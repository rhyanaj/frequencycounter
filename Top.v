==> flow/design.v <==
module BCDtoSevenSeg(
input [3:0] LED_BCD,
output reg [6:0]SEG = 7'b0
);
always@(*)
begin
  case(LED_BCD)
               4'b0000: SEG = 7'b1000000;  
               4'b0001: SEG = 7'b1111001;  
               4'b0010: SEG = 7'b0100100;  
               4'b0011: SEG = 7'b0110000;  
               4'b0100: SEG = 7'b0011001;  
               4'b0101: SEG = 7'b0010010;  
               4'b0110: SEG = 7'b0000010;  
               4'b0111: SEG = 7'b1111000;  
               4'b1000: SEG = 7'b0000000;  
               4'b1001: SEG = 7'b0011000;  
               default: SEG = 7'b1000000;  
  endcase
end
endmodule
module BinaryToBCD(
     input  [19:0] bnum,
     output reg [15:0] BCD
);
reg [3:0] thousands;
reg [3:0] hundreds;
reg [3:0] tens;
reg [3:0] ones;
reg [27:0] shift;
integer i;
     always @(bnum)
     begin
          thousands = 4'b0;
          hundreds = 4'b0;
          tens = 4'b0;
          ones = 4'b0;
          shift = 0;
          shift[11:0] = bnum;
          for (i = 0; i < 12; i = i + 1)
          begin
               if (shift[15:12] >= 5)
                    shift[15:12] = shift[15:12] + 3;
               if (shift[19:16] >= 5)
                    shift[19:16] = shift[19:16] + 3;
               if (shift[23:20] >= 5)
                    shift[23:20] = shift[23:20] + 3;
               if (shift[27:24] >= 5)
                    shift[27:24] = shift[27:24] + 3;
               shift = shift << 1;
          end
          thousands = shift[27:24];
          hundreds  = shift[23:20];
          tens      = shift[19:16];
          ones      = shift[15:12];
          BCD = {thousands,hundreds,tens,ones};
     end
endmodule
module CalculatePeriod(
    input [19:0] sum,
    output [19:0] period
);
assign period = sum / 100000000 ;
endmodule
module CounterTop(
    input CLK,
    input IN,
    output [19:0]bnum
);
wire [19:0]on_count;
wire [19:0]off_count;
wire [19:0] sum;
wire [19:0] period;
FrequencyCounter u1(
    .CLK(CLK),
    .IN(IN),
    .on_count(on_count),
    .off_count(off_count)
);
SumFrequency u2(
    .on_count(on_count),
    .off_count(off_count),
    .sum(sum)
);
CalculatePeriod u3(
    .sum(sum),
    .period(period)
);
OutputFrequency u4(
    .period(period),
    .bnum(bnum)
);
endmodule
module Decoder(
    input CLK,
    input [15:0]BCD,
    input reset,
    output reg [3:0]digits,
    output reg [3:0]LED_BCD
);
reg [20:0] refresh_counter;
wire [1:0]countout;
    always @(posedge CLK)
         begin
            case(reset)
            1'b1: refresh_counter <= 0;
            default: refresh_counter <= refresh_counter + 1;
            endcase
         end
    assign countout = refresh_counter[20:19];
 always @(*)
     begin
          case(countout)
               2'b00: begin
                    digits = 4'b0111;
                    LED_BCD = BCD[15:12];
               end
               2'b01: begin
                    digits = 4'b1011;
                    LED_BCD = BCD[11:8];
               end
               2'b10: begin
                    digits = 4'b1101;                 
                    LED_BCD = BCD[7:4];
               end
               2'b11: begin
                    digits = 4'b1110;
                    LED_BCD = BCD[3:0];
               end
          endcase
     end
endmodule
module FrequencyCounter(
    input IN, 
    input CLK,
    output reg [19:0]on_count,
    output reg [19:0]off_count
);
reg onflag =0;
reg offflag =0;
reg [19:0]CounterOn = 0;
reg [19:0]CounterOff = 0;
always@(posedge CLK) 
begin
    if(IN)
        begin
            CounterOn = CounterOn + 1;
            onflag = 1;
            if(offflag)
            begin
                off_count = CounterOff;
                CounterOff = 0;
                offflag = 0;
            end
        end
    else 
    begin
        if(onflag)
                begin
                 on_count = CounterOn;
                 CounterOn = 0;
                 onflag = 0;
                 end 
        CounterOff = CounterOff + 1;
        offflag = 1;
    end
end
endmodule
module OutputFrequency(
    input [19:0]period,
    output [19:0]bnum
);
assign bnum = 1 / period;
endmodule 
module SumFrequency(
    input [19:0] on_count,
    input [19:0] off_count,
    output [19:0]sum
);
 assign sum = on_count + off_count;
 endmodule
module Top(
    input IN,
    input CLK, 
    input reset,
    output [3:0]digits,
    output [6:0] SEG 
);
wire [19:0]bnum;
wire [1:0]countout;
wire [15:0] BCD;
wire [3:0] LED_BCD;
CounterTop u1(
    .IN(IN),
    .CLK(CLK),
    .bnum(bnum)
);
BinaryToBCD u5(
    .bnum(bnum),
    .BCD(BCD)
);
Decoder u8(
    .CLK(CLK),
    .reset(reset),
    .BCD(BCD),
    .digits(digits),
    .LED_BCD(LED_BCD)
    );
BCDtoSevenSeg u9(
    .LED_BCD(LED_BCD),
    .SEG(SEG)
    );
endmodule
Reports on Top
The steps from the RTL of Top to its reports follow in flow order.
Line numbers count from 1 in the design file above.
Operators: Yosys type, input widths -> output width; for muxes data width and select width s.
Cell names lack the library's common part.
{"block": "setup", "top": "Top", "clk_port": "CLK", "cell_library": "sky130hd", "lib_corner": "tt_025C_1v80"}

After elaboration
Counts by Yosys on the flattened word-level netlist (proc, flatten, opt, wreduce; memories kept). Register bits leave out memories and registers merged into their read ports (data or address). Print and check cells are left out.
Yosys's memory passes give these memory sizes; they may raise the number of words (mostly to a power of two), join words into wider ones and drop unused or constant bits.
{"block": "classes", "n_logic": 1, "add_sub_neg": 42, "div_mod_pow": 2, "n_reduce_logical": 4, "equal": 4, "compare": 38, "muxes": 44}
{"block": "ops", "operator": "$div 20x27->32 const B", "count": 1}
{"block": "ops", "operator": "$ge 4x3->1 const B", "count": 34}
{"block": "ops", "operator": "$add 4x2->4 const B", "count": 27}
{"block": "ops", "operator": "$mux 4", "count": 27}
{"block": "ops", "operator": "$mux 20", "count": 4}
{"block": "ops", "operator": "$add 20x1->20 const B", "count": 2}
{"block": "ops", "operator": "$mux 3", "count": 11}
{"block": "ops", "operator": "$div 1x20->32 const A", "count": 1}
{"block": "ops", "operator": "$pmux 4 s4", "count": 2}
{"block": "ops", "operator": "$add 21x1->21 const B", "count": 1}
{"block": "ops", "operator": "$add 3x2->3 const B", "count": 7}
{"block": "ops", "operator": "$add 20x20->20", "count": 1}
{"block": "ops", "operator": "$add 1x2->3 const AB", "count": 3}
{"block": "ops", "operator": "$ge 1x3->1 const AB", "count": 3}
{"block": "ops", "operator": "$eq 2x2->1 const B", "count": 2}
{"block": "ops", "operator": "$reduce_and 2->1", "count": 2}
{"block": "ops", "operator": "$add 1x2->3 const B", "count": 1}
{"block": "ops", "operator": "$ge 1x3->1 const B", "count": 1}
{"block": "ops", "operator": "$eq 2x1->1 const B", "count": 1}
{"block": "ops", "operator": "$ne 2x1->1 const B", "count": 1}
{"block": "ops", "operator": "$logic_not 2->1", "count": 1}
{"block": "ops", "operator": "$reduce_bool 2->1", "count": 1}
{"block": "ops", "operator": "$not 1->1", "count": 1}
{"block": "bits", "out_inout_bits": 11, "memories": 1, "input_bits": 3, "word_cells": 143, "rom_bits": 112, "ff_bits": 103}
{"block": "mem_list", "memory": "(name not given)", "words": 16, "width": 7, "read_ports": 1, "wr": 0, "line_no": 7, "text": "case(LED_BCD)"}

Longest topological paths
Yosys ltp: most cells in a row. Word level: on the elaborated netlist, between registers, memories and ports. Mapped: between sequential cells and ports; inverters and the memories' decode and read muxes count.
{"block": "depth", "ltp_word": 26, "ABC_AREA": 0, "ltp_mapped": 5, "depth_no_buf": 5}

Netlist
Source: synth_stat.txt of the flow (Yosys; design flattened, memories mapped). It holds for the ABC_AREA given above (unset counts as 0); a run with the other value may have another netlist.
Totals and module areas in this step are rounded.
{"block": "mapped", "cell_count": 116, "seq_area_um2": 420, "buffers": 7, "ff_cells": 21, "yosys_area_um2": 968}
{"block": "by_type", "type": "dfxtp_1", "count": 21, "type_area_um2": 420.403}
{"block": "by_type", "type": "nor2_1", "count": 16, "type_area_um2": 60.058}
{"block": "by_type", "type": "xnor2_1", "count": 6, "type_area_um2": 52.55}
{"block": "by_type", "type": "xor2_1", "count": 4, "type_area_um2": 35.034}
{"block": "by_type", "type": "mux2_2", "count": 3, "type_area_um2": 33.782}
{"block": "by_type", "type": "a21oi_1", "count": 6, "type_area_um2": 30.029}
{"block": "by_type", "type": "nand3_1", "count": 6, "type_area_um2": 30.029}
{"block": "by_type", "type": "nand2_1", "count": 7, "type_area_um2": 26.275}
{"block": "by_type", "type": "nand4_1", "count": 4, "type_area_um2": 25.024}
{"block": "by_type", "type": "nor2b_1", "count": 4, "type_area_um2": 25.024}
{"block": "by_type", "type": "o21ai_0", "count": 5, "type_area_um2": 25.024}
{"block": "by_type", "type": "or3_1", "count": 4, "type_area_um2": 25.024}
{"block": "by_type", "type": "buf_4", "count": 3, "type_area_um2": 22.522}
{"block": "by_type", "type": "inv_1", "count": 6, "type_area_um2": 22.522}
{"block": "by_type", "type": "and3_1", "count": 2, "type_area_um2": 12.512}
{"block": "by_type", "type": "ha_1", "count": 1, "type_area_um2": 12.512}
{"block": "by_type", "type": "nor4_1", "count": 2, "type_area_um2": 12.512}
{"block": "by_type", "type": "clkbuf_1", "count": 3, "type_area_um2": 11.261}
Not listed: further types 12, cells in them 13.
The figures by module come from a second, unflattened synthesis with its own total; it is not the netlist above.
{"block": "hier_totals", "hier_cells": 4820, "area_unflattened_um2": 35300}
Rows give one instance, submodules left out.
{"block": "by_module", "module": "OutputFrequency", "n_cells": 3901, "mod_area_um2": 26800, "instances": 1, "seq_area_um2": 0.0}
{"block": "by_module", "module": "FrequencyCounter", "n_cells": 238, "mod_area_um2": 3360, "instances": 1, "seq_area_um2": 2440}
{"block": "by_module", "module": "BinaryToBCD", "n_cells": 390, "mod_area_um2": 2710, "instances": 1, "seq_area_um2": 0.0}
{"block": "by_module", "module": "Decoder", "n_cells": 114, "mod_area_um2": 1050, "instances": 1, "seq_area_um2": 420}
{"block": "by_module", "module": "SumFrequency", "n_cells": 132, "mod_area_um2": 1000, "instances": 1, "seq_area_um2": 0.0}
{"block": "by_module", "module": "BCDtoSevenSeg", "n_cells": 24, "mod_area_um2": 205, "instances": 1, "seq_area_um2": 0.0}
{"block": "by_module", "module": "CalculatePeriod", "n_cells": 21, "mod_area_um2": 154, "instances": 1, "seq_area_um2": 0.0}
{"block": "by_module", "module": "CounterTop", "n_cells": 0, "mod_area_um2": 0.0, "instances": 1, "seq_area_um2": 0.0}
{"block": "by_module", "module": "Top", "n_cells": 0, "mod_area_um2": 0.0, "instances": 1, "seq_area_um2": 0.0}

Path before layout
Source: OpenSTA report_checks on the synthesized netlist (no wires, ideal clock, input and output delay 20% of the period each), path of least setup slack; recovery checks are left aside. Register names are those of the netlist, which keeps one name where synthesis merged equal registers.
{"block": "synth_path", "kind": "register to register", "startpoint": "reg u8.refresh_counter[0]", "endpoint": "reg u8.refresh_counter[20]", "clock_period_ps": 2070, "n_path_buf": 0, "stages": 6, "setup_ps": 121, "path_delay_ps": 1876, "launch_ps": 0, "slack_ps": 195, "required_time_ps": 1949, "arrival_ps": 1755, "synth_period_reached_ps": 1875}
"path_delay_ps" = arrival - input delay + setup time.
"stages" counts driving pins, that of a launching flip-flop among them; a cell with two outputs on the path counts twice.
"synth_period_reached_ps" is the clock period less the worst setup slack; recovery checks do not enter. This is arithmetic on one report: input and output delays are still those of the set period (20% each).
The rows between start and end are the longest chain of elaborated cells between them; the timing report does not say that the signal goes this way. Where chains are equally long, one stands for them.
Each line given opens the expression or statement behind the cell; cells for indexed reads and writes are added by Yosys, which also makes memories of some case tables.
{"block": "synth_via", "path_cell_list": "dfxtp_1 > ha_1 > nand2_1 > nor4_1 > nand4_1 > mux2_2", "elab_chain_len": 1, "cone_cells": 1, "classes_between": "add/sub (1)"}
{"block": "synth_rtl", "element": "from (decl)", "line_no": 101, "text": "reg [20:0] refresh_counter;"}
{"block": "synth_rtl", "element": "from (assign)", "line_no": 106, "text": "1'b1: refresh_counter <= 0;"}
{"block": "synth_rtl", "element": "from (assign)", "line_no": 107, "text": "default: refresh_counter <= refresh_counter + 1;"}
{"block": "synth_rtl", "element": "$add 21x1->21", "line_no": 107}
{"block": "synth_rtl", "element": "to (assign)", "line_no": 106}
{"block": "synth_rtl", "element": "to (assign)", "line_no": 107}
{"block": "synth_rtl", "element": "to (decl)", "line_no": 101}

Path in the finished layout
Path of least setup slack in the final report of stored run 1 (OpenROAD, finished layout, wires in). Where an end is a register, its clock arrival counts in the times.
The report prints the path's times to 10 ps; the period is as set.
{"block": "layout_path", "kind": "register to output", "startpoint": "reg u8.refresh_counter[19]", "endpoint": "out digits[1]", "stages": 4, "required_time_ps": 1970, "launch_ps": 260, "clock_period_ps": 2460, "arrival_ps": 1270, "n_path_buf": 1, "slack_ps": 690}
The rows between start and end are the longest chain of elaborated cells between them; the timing report does not say that the signal goes this way. Where chains are equally long, one stands for them.
{"block": "layout_via", "path_cell_list": "dfxtp_4 > inv_1 > nand2_1 > clkdlybuf4s50_1", "elab_chain_len": 2, "cone_cells": 5, "classes_between": "eq/ne (3); mux (1); reduce/logical (1)"}
{"block": "layout_rtl", "element": "from (decl)", "line_no": 101, "text": "reg [20:0] refresh_counter;"}
{"block": "layout_rtl", "element": "from (assign)", "line_no": 106, "text": "1'b1: refresh_counter <= 0;"}
{"block": "layout_rtl", "element": "from (assign)", "line_no": 107, "text": "default: refresh_counter <= refresh_counter + 1;"}
{"block": "layout_rtl", "element": "$eq 2x2->1", "line_no": 113, "text": "case(countout)"}
{"block": "layout_rtl", "element": "$pmux 4 s4", "line_no": 113}
{"block": "layout_rtl", "element": "to (decl)", "line_no": 186, "text": "output [3:0]digits,"}

Appendix: measured runs

Module Top, platform sky130hd: 2 stored runs of the flow (Yosys, OpenROAD) with differing settings, in no particular order. Input and output delays are each 20% of the period that was set; the output load is 0.01 pF.
By "achieved_period_ps" is meant the clock period of the run minus its worst setup slack. This is arithmetic on one report: input and output delays are still those of the set period (20% each).
"worst_path_ps" means the part of the period allowed to the worst setup path (the constraints hold back 20% at inputs and 20% at outputs) less its slack; where the path has registers, the arrival times of their clocks count too.
"final_power_mw" rests on the timing tool's default activity at the inputs, not on a simulated workload.
"worst_path_ps" is known to 10 ps.
Values from the reports are rounded here.

Stored run 1
==> flow/run.sh <==
#!/bin/bash
# the make line also repeats the synthesis and layout settings of config.mk as NAME=value (left out here)
make -C /OpenROAD-flow-scripts/flow DESIGN_CONFIG=/design/flow/config.mk WORK_HOME=/design/flow/orfs CLKGATE_MAP_FILE= finish
==> flow/config.mk <==
export PLATFORM = sky130hd
export DESIGN_NAME = Top
export DESIGN_NICKNAME = Top
export VERILOG_FILES = /design/flow/design.v
export SDC_FILE = /design/flow/constraint.sdc
export NUM_CORES = 4
export LEC_CHECK = 0
export CAP_MARGIN = 20
export CELL_PAD_IN_SITES_GLOBAL_PLACEMENT = 1
export CORE_ASPECT_RATIO = 1.72
export CORE_MARGIN = 2
export CORE_UTILIZATION = 20
export GPL_TIMING_DRIVEN = 0
export PLACE_DENSITY = 0.77
export SETUP_SLACK_MARGIN = 0.63
export SLEW_MARGIN = 20
==> flow/constraint.sdc <==
create_clock -name core_clock -period 2.46 [get_ports {CLK}]
set_input_delay 0.4920 -clock core_clock [delete_from_list [all_inputs] [get_ports {CLK}]]
set_output_delay 0.4920 -clock core_clock [all_outputs]
set_load 0.01 [all_outputs]

==> results of stored run 1, as JSON <==
{
  "yosys_chip_area_um2": 968,
  "total_die_area_um2": 5440,
  "finish.stdcell_area_um2": 1270,
  "finish.utilization_pct": 27.0,
  "setup_worst_slack_ps": 694,
  "final_setup_tns_ps": 0,
  "worst_hold_slack_ps": 467,
  "final_power_mw": 0.593,
  "achieved_period_ps": 1766,
  "worst_path_ps": 1270,
  "path_kind": "register to output"
}

Stored run 2
==> flow/run.sh <==
#!/bin/bash
# the make line also repeats the synthesis and layout settings of config.mk as NAME=value (left out here)
make -C /OpenROAD-flow-scripts/flow DESIGN_CONFIG=/design/flow/config.mk WORK_HOME=/design/flow/orfs CLKGATE_MAP_FILE= finish
==> flow/config.mk <==
export PLATFORM = sky130hd
export DESIGN_NAME = Top
export DESIGN_NICKNAME = Top
export VERILOG_FILES = /design/flow/design.v
export SDC_FILE = /design/flow/constraint.sdc
export NUM_CORES = 4
export LEC_CHECK = 0
export CAP_MARGIN = 35
export CELL_PAD_IN_SITES_DETAIL_PLACEMENT = 2
export CORE_ASPECT_RATIO = 1.23
export CORE_MARGIN = 8
export CORE_UTILIZATION = 60
export CTS_CLUSTER_SIZE = 51
export GPL_TIMING_DRIVEN = 1
export MAX_ROUTING_LAYER = met5
export PLACE_DENSITY_LB_ADDON = 0.02
export SETUP_SLACK_MARGIN = 0.15
export SLEW_MARGIN = 20
export TNS_END_PERCENT = 15
==> flow/constraint.sdc <==
create_clock -name core_clock -period 2.73 [get_ports {CLK}]
set_input_delay 0.5460 -clock core_clock [delete_from_list [all_inputs] [get_ports {CLK}]]
set_output_delay 0.5460 -clock core_clock [all_outputs]
set_load 0.01 [all_outputs]

==> results of stored run 2, as JSON <==
{
  "outcome": "stopped before the end: placement reported DPL-0033"
}
